==> flow/design.v <==
module max_unit_fp16 #(
    parameter INDEX_WIDTH = 16,
    parameter DATA_WIDTH  = 16
)(
    input                      clk,
    input                      rst_n,
    input                      update,
    input  [DATA_WIDTH-1:0]    in_value,    
    input  [INDEX_WIDTH-1:0]   in_index,    
    output [DATA_WIDTH-1:0]    max_value,
    output [INDEX_WIDTH-1:0]   max_index,
    output                     max_valid    
);
    reg [DATA_WIDTH-1:0]    max_value_r;
    reg [INDEX_WIDTH-1:0]   max_index_r;
    reg                     max_valid_r;
    assign max_value = max_value_r;
    assign max_index = max_index_r;
    assign max_valid = max_valid_r;
    always @(posedge clk or negedge rst_n) begin
        if (!rst_n) begin
            max_value_r <= {DATA_WIDTH{1'b0}};
            max_index_r <= {INDEX_WIDTH{1'b0}};
            max_valid_r <= 1'b0;
        end else if (update) begin
            if (!max_valid_r || fp16_lt_f(max_value_r, in_value)) begin
                max_value_r <= in_value;
                max_index_r <= in_index;
                max_valid_r <= 1'b1;
            end
        end
    end
    function fp16_lt_f;
        input [15:0] a;
        input [15:0] b;
        reg a_sign, b_sign;
        reg [4:0] a_exp, b_exp;
        reg [9:0] a_frac, b_frac;
        begin
            a_sign = a[15];
            a_exp  = a[14:10];
            a_frac = a[9:0];
            b_sign = b[15];
            b_exp  = b[14:10];
            b_frac = b[9:0];
            if (a == b) begin
                fp16_lt_f = 1'b0;
            end else if (a_sign == 1'b1 && b_sign == 1'b0) begin
                fp16_lt_f = 1'b1;
            end else if (a_sign == 1'b0 && b_sign == 1'b1) begin
                fp16_lt_f = 1'b0;
            end else if (a_sign == 1'b0 && b_sign == 1'b0) begin
                if (a_exp < b_exp || (a_exp == b_exp && a_frac < b_frac))
                    fp16_lt_f = 1'b1;
                else
                    fp16_lt_f = 1'b0;
            end else begin
                if (a_exp > b_exp || (a_exp == b_exp && a_frac > b_frac))
                    fp16_lt_f = 1'b1;
                else
                    fp16_lt_f = 1'b0;
            end
        end
    endfunction
endmodule
* Step by step through the tools: max_unit_fp16
What the tools print for max_unit_fp16, step after step.
Lines are those of the file above, counted from 1.
Operators carry their Yosys type and port widths (W data, S select, Z words).
Not given: n/a
- Design top :: max_unit_fp16
- Clock input :: clk
- Library :: sky130hd
- Library corner :: tt_025C_1v80

* Elaborated design
Counts by Yosys on the flattened word-level netlist (proc, flatten, opt, wreduce; memories kept). Register bits leave out memories and registers merged into their read ports (data or address); mux counts leave out enables and synchronous resets folded into registers. Print and check cells are left out. Cells with the same type and inputs are merged into one.
- Bits in registers :: 33
- Output and inout port bits :: 33
- Cells after elaboration :: 28
- Magnitude comparators :: 4
- Equal/unequal tests :: 2
- Multiplexer cells :: 7
- Bitwise operators :: 2
- Reductions and logical operators :: 10
** Operator list (count)
- $eq A16 B16 Y1 :: 1
- $gt A10 B10 Y1 :: 1
- $lt A10 B10 Y1 :: 1
- $mux W1 :: 7
- $logic_and A1 B1 Y1 :: 5
- $gt A5 B5 Y1 :: 1
- $lt A5 B5 Y1 :: 1
- $eq A5 B5 Y1 :: 1
- $logic_or A1 B1 Y1 :: 3
- $not A1 Y1 :: 2
- $reduce_and A2 Y1 :: 1
- $logic_not A1 Y1 :: 1

* Depth
Longest topological path by Yosys (ltp), each cell counted once; first at word level (registers and memories cut), then after technology mapping (sequential cells cut; the memories' decode and read muxes count).
- Depth after elaboration :: 11
- ABC_AREA :: 0
- Gate-level depth with buffers :: 9
- Gate-level depth less buffers :: 8

* Mapped cells and area
Source: synth_stat.txt of the flow (Yosys; design flattened, memories mapped). It holds for the ABC_AREA given above (unset counts as 0); a run with the other value may have another netlist.
** Cells by type (count)
- sky130_fd_sc_hd__dfrtp_1 :: 33
- sky130_fd_sc_hd__mux2_4 :: 29
- sky130_fd_sc_hd__ha_1 :: 18
- sky130_fd_sc_hd__inv_1 :: 19
- sky130_fd_sc_hd__buf_6 :: 3
- sky130_fd_sc_hd__o2111ai_4 :: 1
- sky130_fd_sc_hd__a21oi_1 :: 5
- sky130_fd_sc_hd__mux2_2 :: 2
- sky130_fd_sc_hd__nand2_1 :: 6
- sky130_fd_sc_hd__mux2i_1 :: 2
- sky130_fd_sc_hd__a2111oi_2 :: 1
- sky130_fd_sc_hd__a211oi_1 :: 2
- sky130_fd_sc_hd__nand4_2 :: 1
- sky130_fd_sc_hd__a31o_2 :: 1
- sky130_fd_sc_hd__nand4b_1 :: 1
- sky130_fd_sc_hd__o221ai_1 :: 1
- sky130_fd_sc_hd__nand3b_1 :: 1
- sky130_fd_sc_hd__nor2_1 :: 2
Other cell types: 11; their cells: 11.
- Mapped cells :: 139
- Mapped area :: 1858.0 um^2
- Sequential area :: 825.8 um^2
- Flip-flops :: 33
- Buffers :: 3

* Timing after synthesis
OpenSTA on the mapped netlist: ideal clock, no wires. The path of least setup slack (recovery checks aside). Input and output delay are each 20% of the period. Register names are those of the netlist, which keeps one name where synthesis merged equal registers.
- Path type :: input port to flip-flop
- From :: input port in_value[5]
- To :: register max_index_r[0]
- Clock period :: 3.09 ns
- Input delay :: 0.618 ns
- Setup time :: 0.125 ns
- Time at the first pin :: 0.618 ns
- Arrival :: 2.504 ns
- Data required time :: 2.965 ns
- Setup slack :: 0.460 ns
- Delay of the path :: 2.011 ns
- Stages :: 9
- Period reached after synthesis :: 2.63 ns
"delay of the path" = arrival - input delay + setup time.
"stages" counts driving pins, that of a launching flip-flop among them; a cell with two outputs on the path counts twice.
"period reached after synthesis" = period - worst setup slack (recovery checks aside). The figure is calculated, with input and output delays left at 20% of the set period.
The rows between start and end are the longest chain of elaborated cells between them; the timing report does not say that the signal goes this way. Where chains are equally long, one stands for them.
Each line given opens the expression or statement behind the cell; cells for indexed reads and writes are added by Yosys, which also makes memories of some case tables.
- Cell sequence :: sky130_fd_sc_hd__inv_1 sky130_fd_sc_hd__ha_1 sky130_fd_sc_hd__a21oi_1 sky130_fd_sc_hd__o21ai_1 sky130_fd_sc_hd__a2111oi_2 sky130_fd_sc_hd__mux2i_1 sky130_fd_sc_hd__o2111ai_4 sky130_fd_sc_hd__buf_6 sky130_fd_sc_hd__mux2_4
- Cells in the longest elaborated chain :: 11
** Ends and longest elaborated chain, after synthesis
- start: declaration :: line 8 : input  [DATA_WIDTH-1:0]    in_value,
- $gt A10 B10 Y1 :: line 58 : if (a_exp > b_exp || (a_exp == b_exp && a_frac > b_frac))
- $logic_and A1 B1 Y1 :: line 58
- $logic_or A1 B1 Y1 :: line 58
- $mux W1 :: line 58
- $mux W1 :: line 52 : end else if (a_sign == 1'b0 && b_sign == 1'b0) begin
- $mux W1 :: line 50 : end else if (a_sign == 1'b0 && b_sign == 1'b1) begin
- $mux W1 :: line 48 : end else if (a_sign == 1'b1 && b_sign == 1'b0) begin
- $mux W1 :: line 46 : if (a == b) begin
- $mux W1 :: line 25 : end else if (update) begin
- $logic_or A1 B1 Y1 :: line 26 : if (!max_valid_r || fp16_lt_f(max_value_r, in_value)) begin
- $reduce_and A2 Y1
- end: assignment :: line 23 : max_index_r <= {INDEX_WIDTH{1'b0}};
- end: assignment :: line 28 : max_index_r <= in_index;
- end: declaration :: line 15 : reg [INDEX_WIDTH-1:0]   max_index_r;

* Worst path after layout
From the final timing report of flow run 1: the path of least setup slack in the routed layout; clock arrival at registers is part of the times.
- Path type :: input port to flip-flop
- From :: input port in_value[3]
- To :: register max_index_r[4]
- Clock period :: 2.02 ns
- Input delay :: 0.40 ns
- Setup time :: 0.11 ns
- Time at the first pin :: 0.40 ns
- Arrival :: 2.79 ns
- Data required time :: 2.20 ns
- Setup slack :: -0.59 ns
- Stages :: 12
The rows between start and end are the longest chain of elaborated cells between them; the timing report does not say that the signal goes this way. Where chains are equally long, one stands for them.
- Cell sequence :: sky130_fd_sc_hd__dlygate4sd2_1 sky130_fd_sc_hd__inv_1 sky130_fd_sc_hd__ha_4 sky130_fd_sc_hd__nand4_1 sky130_fd_sc_hd__buf_4 sky130_fd_sc_hd__a211oi_4 sky130_fd_sc_hd__a2111oi_4 sky130_fd_sc_hd__mux2i_4 sky130_fd_sc_hd__o2111ai_4 sky130_fd_sc_hd__buf_6 sky130_fd_sc_hd__buf_16 sky130_fd_sc_hd__mux2_4
- Cells in the longest elaborated chain :: 11
** Ends and longest elaborated chain, after layout
- start: declaration :: line 8 : input  [DATA_WIDTH-1:0]    in_value,
- $gt A10 B10 Y1 :: line 58 : if (a_exp > b_exp || (a_exp == b_exp && a_frac > b_frac))
- $logic_and A1 B1 Y1 :: line 58
- $logic_or A1 B1 Y1 :: line 58
- $mux W1 :: line 58
- $mux W1 :: line 52 : end else if (a_sign == 1'b0 && b_sign == 1'b0) begin
- $mux W1 :: line 50 : end else if (a_sign == 1'b0 && b_sign == 1'b1) begin
- $mux W1 :: line 48 : end else if (a_sign == 1'b1 && b_sign == 1'b0) begin
- $mux W1 :: line 46 : if (a == b) begin
- $mux W1 :: line 25 : end else if (update) begin
- $logic_or A1 B1 Y1 :: line 26 : if (!max_valid_r || fp16_lt_f(max_value_r, in_value)) begin
- $reduce_and A2 Y1
- end: assignment :: line 23 : max_index_r <= {INDEX_WIDTH{1'b0}};
- end: assignment :: line 28 : max_index_r <= in_index;
- end: declaration :: line 15 : reg [INDEX_WIDTH-1:0]   max_index_r;

Design max_unit_fp16 on sky130hd. What follows are 2 stored runs of the flow, each under its own settings; their order means nothing. The constraints put input and output delay at 20% of the set period each and load the outputs with 0.01 pF.
By "time on the worst setup path" is meant the share of the clock period that the worst setup path is allowed (20% is reserved at inputs, 20% at outputs), minus its slack. Clock arrival times at its registers enter into it.
"total design power" rests on the timing tool's default activity at the inputs, not on a simulated workload.

** Flow run 1
- Settings :: period_ns=2.02; CORE_UTILIZATION=29; SETUP_SLACK_MARGIN=0.26; CORE_ASPECT_RATIO=1.71; CELL_PAD_IN_SITES_GLOBAL_PLACEMENT=3; CTS_CLUSTER_SIZE=28; CAP_MARGIN=5; SLEW_MARGIN=30; CORE_MARGIN=2
- Lowest setup slack :: -0.594 ns
- Time on the worst setup path :: 2.21 ns
- Worst path kind :: input port to flip-flop
- Total design power :: 5.131 mW
- Post-route setup TNS :: -18.405 ns
- Standard-cell area after layout :: 3,389.5 um^2
- Final utilization :: 54.0%
- Cell area after synthesis :: 1,858.0 um^2
- Die size :: 7,086.4 um^2

** Flow run 2
- Settings :: period_ns=2.07; CORE_UTILIZATION=24; PLACE_DENSITY_LB_ADDON=0.02; CORE_MARGIN=7; CELL_PAD_IN_SITES_GLOBAL_PLACEMENT=0; GPL_ROUTABILITY_DRIVEN=1; CTS_CLUSTER_DIAMETER=228; CAP_MARGIN=20; SLEW_MARGIN=20
- Lowest setup slack :: -0.522 ns
- Time on the worst setup path :: 2.18 ns
- Worst path kind :: input port to flip-flop
- Total design power :: 4.822 mW
- Post-route setup TNS :: -15.119 ns
- Standard-cell area after layout :: 3,255.6 um^2
- Final utilization :: 44.2%
- Cell area after synthesis :: 1,858.0 um^2
- Die size :: 10,400.9 um^2
